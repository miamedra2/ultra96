==> flow/design.v <==
`timescale 1ns / 1ps
module reg_file_4x8_exp(
    input logic             clk,
    input logic             wr_en,
    input logic     [1:0]   w_addr, r_addr,
    input logic     [7:0]   w_data,
    output logic    [7:0]   r_data
    );
    localparam DATA_WIDTH = 8;  
    localparam ADDR_WIDTH = 2;  
    logic [DATA_WIDTH-1:0]  array_reg   [0:2**ADDR_WIDTH-1];
    logic [2**ADDR_WIDTH-1:0] en; 
    always_ff @(posedge clk)
        begin
            if(en[0])
                array_reg[0] <= w_data;
            if(en[1])
                array_reg[1] <= w_data;
            if(en[2])
                array_reg[2] <= w_data;
            if(en[3])
                array_reg[3] <= w_data;
        end
    always_comb
        if(~wr_en) 
            en = 4'b0000;
        else
            case(w_addr)
                2'b00: en = 4'b0001;
                2'b01: en = 4'b0010;
                2'b10: en = 4'b0100;
                default: en = 4'b1000;
            endcase
    always_comb
        case(r_addr)
            2'b00: r_data = array_reg[0];
            2'b01: r_data = array_reg[1];
            2'b10: r_data = array_reg[2];
            default: r_data = array_reg[3];  
        endcase
endmodule
## Reports on reg_file_4x8_exp

What the tools print for reg_file_4x8_exp, step after step.
Line numbers count from 1 in the design file above.
Operators: Yosys type, input widths -> output width; for muxes data width and select width s.
Cell names lack the library's common part.
A cell with n/a has no value.

- Design top: reg_file_4x8_exp
- Clock: clk
- Library: sky130hd
- Timing corner: tt_025C_1v80

## Word-level counts

Yosys after proc, flatten, opt, wreduce and memory -nomap, before mapping. Enables and synchronous resets that opt folds into registers are not counted as muxes. Print and check cells are not counted. Equal cells are merged and count once.

- Register bits after elaboration: 32
- Memory bits (read-only): 0
- Latch bits: 0
- Memories: 0
- Output and inout port bits: 8
- Cells after elaboration: 13
- Clocked read ports x word width: 0
- Input port bits: 14
- RAM bits: 0

- Shift-type cells: 0
- Magnitude comparators: 0
- Eq/ne operators: 4
- Multipliers: 0
- Multiplexer cells: 3
- Reductions and logical operators: 2
- Add/sub/neg operators: 0
- Bitwise gates (word level): 0
- Div/mod/pow operators: 0

Operator list:

| kind | count |
|---|---|
| $pmux 8 s3 | 1 |
| $pmux 4 s3 | 1 |
| $eq 2x1->1 const B | 2 |
| $eq 2x2->1 const B | 2 |
| $logic_not 2->1 | 2 |
| $mux 4 | 1 |

## Logic depth

Longest topological path by Yosys (ltp), each cell counted once; first at word level (registers and memories cut), then after technology mapping (sequential cells cut; the memories' decode and read muxes count).

- Word-level depth: 3
- ABC_AREA: 0
- Depth in mapped cells: 2
- Gate-level depth less buffers: 1

## After synthesis

The flow's flattened synthesis, as Yosys stat reports it; memories are mapped. The netlist is that of the ABC_AREA named above (0 if unset); the other value can give another one.
The area totals of this step are shown rounded.

- Flip-flop cells: 32
- Mapped cells: 46
- Mapped area: 1189 um^2
- Buffers: 2
- Sequential area: 960.9 um^2

Cells by type:

| type | count | area in all (um^2) |
|---|---|---|
| edfxtp_1 | 32 | 960.922 |
| mux4_2 | 8 | 180.173 |
| and3b_1 | 2 | 17.517 |
| buf_6 | 1 | 11.261 |
| nor3b_1 | 1 | 7.507 |
| and3_1 | 1 | 6.256 |
| clkbuf_2 | 1 | 5.005 |

## Path before layout

Source: OpenSTA report_checks on the synthesized netlist (no wires, ideal clock, input and output delay 20% of the period each), path of least setup slack; recovery checks are left aside. Register names are those of the netlist, which keeps one name where synthesis merged equal registers.

- Kind: input port to flip-flop
- From: input port w_addr[0]
- To: register array_reg[0][0]
- Delay of the path: 1.064 ns
- Path slack: 0.224 ns
- Path buffers: 0
- Time at the first pin: 0.322 ns
- Period: 1.61 ns
- External input delay: 0.322 ns
- Data required time: 1.225 ns
- Data arrival time: 1.001 ns
- Driving pins on the path: 1
- Setup time: 0.385 ns
- Synthesis period reached: 1.386 ns

"delay of the path" is the arrival time less input delay plus setup time.
"driving pins on the path" counts driving pins, that of a launching flip-flop among them; a cell with two outputs on the path counts twice.
"synthesis period reached" is the clock period less the worst setup slack; recovery checks do not enter. This is arithmetic on one report: input and output delays are still those of the set period (20% each).
The rows between start and end are the longest chain of elaborated cells between them; the timing report does not say that the signal goes this way. Where chains are equally long, one stands for them.
Each line given opens the expression or statement behind the cell; cells for indexed reads and writes are added by Yosys, which also makes memories of some case tables.

- Cells stage by stage: nor3b_1
- Length of the longest elaborated chain: 3
- Elaborated cells between the ends (all ways): 5
- Source lines of those cells: 2
- Classes of those cells: eq/ne: 2; mux: 2; reduce/logical: 1

Ends and longest elaborated chain, after synthesis:

| what | RTL line | RTL |
|---|---|---|
| from (decl) | 5 | `input logic     [1:0]   w_addr, r_addr,` |
| $eq 2x2->1 | 28 | `case(w_addr)` |
| $pmux 4 s3 | 28 |  |
| $mux 4 | 25 | `if(~wr_en)` |
| to (assign) | 16 | `array_reg[0] <= w_data;` |
| to (decl) | 11 | `logic [DATA_WIDTH-1:0]  array_reg   [0:2**ADDR_WIDTH-1];` |

## Worst path after layout

From the final timing report of run A: the path of least setup slack in the routed layout; clock arrival at registers is part of the times.

- Kind: flip-flop to output port
- From: register array_reg[3][5]
- To: output port r_data[5]
- Driving pins on the path: 3
- External output delay: 0.36 ns
- Path buffers: 1
- Time at the first pin: 0.28 ns
- Data required time: 1.44 ns
- Period: 1.8 ns
- Path slack: 0.16 ns
- Data arrival time: 1.28 ns

The rows between start and end are the longest chain of elaborated cells between them; the timing report does not say that the signal goes this way. Where chains are equally long, one stands for them.

- Cells stage by stage: edfxtp_1 -> mux4_2 -> buf_6
- Length of the longest elaborated chain: 1
- Elaborated cells between the ends (all ways): 1
- Source lines of those cells: 1
- Classes of those cells: mux: 1

Ends and longest elaborated chain, after layout:

| what | RTL line | RTL |
|---|---|---|
| from (decl) | 11 | `logic [DATA_WIDTH-1:0]  array_reg   [0:2**ADDR_WIDTH-1];` |
| from (assign) | 22 | `array_reg[3] <= w_data;` |
| $pmux 8 s3 | 35 | `case(r_addr)` |
| to (decl) | 7 | `output logic    [7:0]   r_data` |

Record of 2 stored runs of the RTL-to-layout flow on reg_file_4x8_exp, platform sky130hd. The runs are unordered. Constraints: input delay and output delay 20% of the set period each, output load 0.01 pF.
"reached clock period" = clock period - worst setup slack. The figure is calculated, with input and output delays left at 20% of the set period.
"time of the worst setup path" = time allowed to the worst setup path (clock period - input delay - output delay, where it has them) - its slack; a late launch clock adds to it, a late capture clock takes from it.
Values from the reports are rounded here.
A setting shown as . is not set for that run.

| name | run A | run B |
|---|---|---|
| period_ns | 1.8 | 1.79 |
| CORE_UTILIZATION | 22 | 37 |
| SETUP_SLACK_MARGIN | 0.15 | -0.09 |
| PLACE_DENSITY_LB_ADDON | 0.22 | . |
| HOLD_SLACK_MARGIN | 0.14 | . |
| CORE_MARGIN | 3 | 2 |
| CELL_PAD_IN_SITES_GLOBAL_PLACEMENT | 2 | . |
| TNS_END_PERCENT | 70 | . |
| GPL_TIMING_DRIVEN | 1 | 0 |
| CTS_CLUSTER_DIAMETER | 362 | . |
| CAP_MARGIN | 35 | 20 |
| SLEW_MARGIN | 15 | 20 |
| PLACE_DENSITY | . | 0.44 |
| cell area after synthesis (um^2) | 1189 | 1189 |
| total die area (um^2) | 6321 | 3682 |
| area of the standard cells in the finished layout (um^2) | 1627 | 1490 |
| post-route utilization | 0.314 | 0.488 |
| setup slack of the worst path (ns) | 0.163 | -0.003 |
| summed negative setup slack (ns) | 0.000 | -0.008 |
| final worst hold slack (ns) | 0.716 | 0.676 |
| reached clock period (ns) | 1.637 | 1.793 |
| time of the worst setup path (ns) | 1.28 | 1.44 |
| kind of the worst setup path | flip-flop to output port | flip-flop to output port |
