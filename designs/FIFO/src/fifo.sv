==> flow/design.v <==
`timescale 1ns / 1ps
module fifo
    #(
     parameter DATA_WIDTH=8,  
     parameter ADDR_WIDTH=4   
    )
    (
        input logic clk, reset,
        input logic rd, wr,
        input logic [DATA_WIDTH-1:0] w_data,
        output logic empty, full,
        output logic [DATA_WIDTH-1:0] r_data
    );
    logic [ADDR_WIDTH-1:0] w_addr;
    logic [ADDR_WIDTH-1:0] r_addr;
    logic wr_en, full_tmp;
    assign wr_en = wr & ~full_tmp;
    assign full = full_tmp;
    fifo_ctrl #(    .ADDR_WIDTH (ADDR_WIDTH)) c_unit
        (       .clk        (clk),
                .reset      (reset),
                .rd         (rd),
                .wr         (wr),
                .empty      (empty),
                .full       (full_tmp),
                .w_addr     (w_addr),
                .r_addr     (r_addr)
        );
    reg_file
            #(  .DATA_WIDTH (DATA_WIDTH), .ADDR_WIDTH (ADDR_WIDTH)) f_unit
             (  .clk        (clk),
                .wr_en      (wr_en),
                .w_addr     (w_addr),
                .r_addr     (r_addr),
                .w_data     (w_data),
                .r_data     (r_data)
             ); 
endmodule
`timescale 1ns / 1ps
module fifo_ctrl
    #(
        parameter ADDR_WIDTH=4  
    )
    (
        input logic clk, reset,
        input logic rd, wr,
        output logic empty, full,
        output logic [ADDR_WIDTH-1:0] w_addr,
        output logic [ADDR_WIDTH-1:0] r_addr
    );
    logic [ADDR_WIDTH-1:0] w_ptr_logic, w_ptr_next, w_ptr_succ;
    logic [ADDR_WIDTH-1:0] r_ptr_logic, r_ptr_next, r_ptr_succ;
    logic full_logic, empty_logic, full_next, empty_next;
    always_ff @(posedge clk, posedge reset)
        if(reset)
            begin
                w_ptr_logic <= 0;
                r_ptr_logic <= 0;
                full_logic  <= 1'b0;
                empty_logic <= 1'b1;
            end
        else
            begin
                w_ptr_logic <= w_ptr_next;
                r_ptr_logic <= r_ptr_next;
                full_logic <= full_next;
                empty_logic <= empty_next;
            end
      always_comb
      begin
        w_ptr_succ = w_ptr_logic + 1;
        r_ptr_succ = r_ptr_logic + 1;
        w_ptr_next = w_ptr_logic;
        r_ptr_next = r_ptr_logic;
        full_next = full_logic;
        empty_next = empty_logic;
        unique case ({wr, rd})
            2'b01:   
                if (~empty_logic)  
                    begin
                        r_ptr_next = r_ptr_succ;
                        full_next = 1'b0;
                        if(r_ptr_succ == w_ptr_logic)
                            empty_next = 1'b1;
                    end        
            2'b10:   
                if (~full_logic)  
                    begin
                        w_ptr_next = w_ptr_succ;
                        empty_next = 1'b0;
                        if(w_ptr_succ == r_ptr_logic)  
                            full_next = 1'b1;
                end
            2'b11:  
                begin
                    w_ptr_next = w_ptr_succ;
                    r_ptr_next = r_ptr_succ;
                end 
            default: ;  
        endcase
    end   
    assign w_addr = w_ptr_logic;
    assign r_addr = r_ptr_logic;
    assign full = full_logic;
    assign empty = empty_logic;
endmodule
`timescale 1ns / 1ps
module reg_file
    #(
        parameter DATA_WIDTH = 8,  
        parameter ADDR_WIDTH = 2   
    )
    (
        input logic     clk,
        input logic     wr_en,
        input logic     [ADDR_WIDTH-1:0] w_addr,
        input logic     [ADDR_WIDTH-1:0] r_addr,
        input logic     [DATA_WIDTH-1:0] w_data,
        output logic    [DATA_WIDTH-1:0] r_data
    );
    logic [DATA_WIDTH-1:0] array_reg[0:2**ADDR_WIDTH-1];
    logic [DATA_WIDTH-1:0] data_reg;
    always_ff @(posedge clk)
        begin
        if(wr_en)
            array_reg[w_addr] <= w_data;
        data_reg = array_reg[r_addr];
        end
    assign r_data = data_reg;
endmodule
Reports on fifo:

Tool output for the design above, in the order of the flow.
Line numbers count from 1 in the design file above.
Operators: Yosys type, input widths -> output width; for muxes data width and select width s.
Cell names lack the library's common part.
Not given: n/a

* design top: fifo
* clock: clk
* library: sky130hd
* timing corner: tt_025C_1v80

Word level:

Counts by Yosys on the flattened word-level netlist (proc, flatten, opt, wreduce; memories kept). Register bits leave out memories and registers merged into their read ports (data or address). Print and check cells are left out. Cells with the same type and inputs are merged into one.
Yosys's memory passes give these memory sizes; they may raise the number of words (mostly to a power of two), join words into wider ones and drop unused or constant bits.

* bits in registers: 10
* bits in latches: 0
* memory bits (writable): 128
* bits in read-only memories: 0
* word width x clocked read ports: 8
* memory cells: 1
* bits of input ports: 12
* word-level cells: 38

Memories
* f_unit.array_reg: depth 16, width 8, read ports 1, wr ports 1, line 121 `logic [DATA_WIDTH-1:0] array_reg[0:2**ADDR_WIDTH-1];`

* $add $sub $neg: 2
* $mul: 0
* divide/modulo/power cells: 0
* order comparisons: 0
* equal/unequal tests: 7
* shift operators: 0
* muxes and demuxes: 15
* bitwise logic cells: 2
* reduce/logical cells: 7

Operators with widths (number)
* $pmux 4 s2: 2
* $mux 4: 3
* $reduce_and 2->1: 4
* $add 4x1->4 const B: 2
* $eq 4x4->1: 2
* $mux 8: 1
* $mux 1: 7
* $reduce_bool 2->1: 3
* $eq 2x2->1 const B: 2
* $ne 2x2->1 const B: 2
* $pmux 1 s2: 2
* $eq 2x1->1 const B: 1
* $and 1x1->1: 1
* $not 1->1: 1

Logic depth:

Depth = most cells in a row (Yosys ltp): at word level without a register or memory, in the mapped netlist without a sequential cell, where the memories' decode and read muxes count.

* depth after elaboration: 5
* ABC_AREA: 0
* depth in mapped cells: 6
* mapped depth without buffers: 5

After synthesis:

Yosys stat after the flow's synthesis: flattened, memories mapped to cells. It holds for the ABC_AREA given above (unset counts as 0); a run with the other value may have another netlist.
The area totals of this step are shown rounded.

Cell types
* edfxtp_1: number 128, area in all 3.84E+03 µm²
* mux4_1: number 16, area in all 420.403 µm²
* mux4_2: number 16, area in all 360.346 µm²
* dfrtp_1: number 9, area in all 225.216 µm²
* dfxtp_1: number 8, area in all 160.154 µm²
* mux2i_1: number 15, area in all 150.144 µm²
* xnor2_1: number 9, area in all 78.826 µm²
* ha_1: number 5, area in all 62.56 µm²
* xor2_1: number 5, area in all 43.792 µm²
* and2_1: number 6, area in all 37.536 µm²
* nand3_1: number 7, area in all 35.034 µm²
* nor2b_1: number 5, area in all 31.28 µm²
* and4_1: number 3, area in all 26.275 µm²
* dfstp_2: number 1, area in all 26.275 µm²
* and3_1: number 4, area in all 25.024 µm²
* a22oi_1: number 3, area in all 22.522 µm²
* buf_4: number 3, area in all 22.522 µm²
* buf_6: number 2, area in all 22.522 µm²

Not listed: further types 20, cells in them 43.

* cell count: 288
* cell area after synthesis: 5857 µm²
* sequential area: 4255 µm²
* flip-flops: 146
* buffer cells: 15

The figures by module come from a second, unflattened synthesis with its own total; it is not the netlist above.

* cell total of the unflattened synthesis: 278
* area total of the unflattened synthesis: 5730 µm²

Rows give one instance, submodules left out.

Modules
* reg_file: times used 1, cells 229, area 5147 µm²
* fifo_ctrl (ADDR_WIDTH=4): times used 1, cells 48, area 569.3 µm²
* fifo: times used 1, cells 1, area 13.8 µm²

Worst setup path after synthesis:

Path of least setup slack by OpenSTA after synthesis, without wires, with an ideal clock, recovery checks aside; 20% of the period is set as input and as output delay. Where synthesis merged equal registers, the netlist keeps one of their names.

* kind: in2reg
* start: in wr
* end: mem f_unit.array_reg[8][0]
* period: 4.65 ns
* setup time: 0.385 ns
* time at the first pin: 0.930 ns
* data arrival time: 2.232 ns
* required time: 4.265 ns
* slack: 2.032 ns
* delay of the path: 1.687 ns
* stages on the path: 5
* buffers on the path: 2
* synthesis period reached: 2.618 ns

"delay of the path" is the arrival time less input delay plus setup time.
"stages on the path" counts driving pins, that of a launching flip-flop among them; a cell with two outputs on the path counts twice.
"synthesis period reached" is the clock period less the worst setup slack; recovery checks do not enter. This is arithmetic on one report: input and output delays are still those of the set period (20% each).
The rows between start and end are the longest chain of elaborated cells between them; the timing report does not say that the signal goes this way. Where chains are equally long, one stands for them.
Each line given opens the expression or statement behind the cell; cells for indexed reads and writes are added by Yosys, which also makes memories of some case tables.
Only ways into the end's enable, where the timed path ends, are counted here.

* cell sequence: clkbuf_2 > nor2b_1 > clkbuf_1 > nand2_1 > nor3b_1
* length of the longest elaborated chain: 2

RTL lines, path post-synthesis
* start, declared: line 9 `input logic rd, wr,`
* $and 1x1->1: line 17 `assign wr_en = wr & ~full_tmp;`
* $mux 4: line 125 `if(wr_en)`
* end, declared: line 121 `logic [DATA_WIDTH-1:0] array_reg[0:2**ADDR_WIDTH-1];`

Path in the finished layout:

From the final timing report of job 1: the path of least setup slack in the routed layout; clock arrival at registers is part of the times.

* kind: reg2reg
* start: reg c_unit.r_ptr_logic[1]
* end: reg (name not given)
* period: 2.22 ns
* setup time: 0.12 ns
* time at the first pin: 0.41 ns
* data arrival time: 1.94 ns
* required time: 2.51 ns
* slack: 0.56 ns
* stages on the path: 6
* buffers on the path: 2

* cell sequence: dfrtp_4 > buf_12 > buf_6 > mux4_2 > a22oi_2 > nand3_1

RTL lines, path post-layout
* start, declared: line 52 `logic [ADDR_WIDTH-1:0] r_ptr_logic, r_ptr_next, r_ptr_succ;`
* start, assigned: line 58 `r_ptr_logic <= 0;`
* start, assigned: line 65 `r_ptr_logic <= r_ptr_next;`

Chain of elaborated cells between the ends: none given.

Design fifo on sky130hd. What follows are 2 stored runs of the flow, each under its own settings; their order means nothing. The constraints put input and output delay at 20% of the set period each and load the outputs with 0.01 pF.
"total design power" rests on the timing tool's default activity at the inputs, not on a simulated workload.
Values from the reports are rounded here.

### Job 1

Settings: `period_ns=2.22`, `SETUP_SLACK_MARGIN=0.62`, `CAP_MARGIN=20`, `CORE_MARGIN=2`, `CORE_UTILIZATION=40`, `SLEW_MARGIN=20`

- Post-route utilization: 0.507
- Synthesis area: 5857 µm²
- Total design power: 9669 µW
- Die area: 15630 µm²
- Worst setup slack after layout: 0.561 ns
- Post-route setup TNS: 0.000 ns

### Job 2

Settings: `period_ns=1.26`, `CORE_UTILIZATION=41`, `PLACE_DENSITY_LB_ADDON=0.19`, `CORE_ASPECT_RATIO=1.0`, `CORE_MARGIN=6`, `CELL_PAD_IN_SITES_GLOBAL_PLACEMENT=3`, `ABC_AREA=0`, `GPL_ROUTABILITY_DRIVEN=0`, `CTS_CLUSTER_DIAMETER=163`, `CAP_MARGIN=15`, `MAX_ROUTING_LAYER=met4`, `SLEW_MARGIN=20`

- Post-route setup TNS: -18.82 ns
- Die area: 17300 µm²
- Total design power: 17930 µW
- Synthesis area: 5857 µm²
- Worst setup slack after layout: -0.380 ns
- Post-route utilization: 0.555
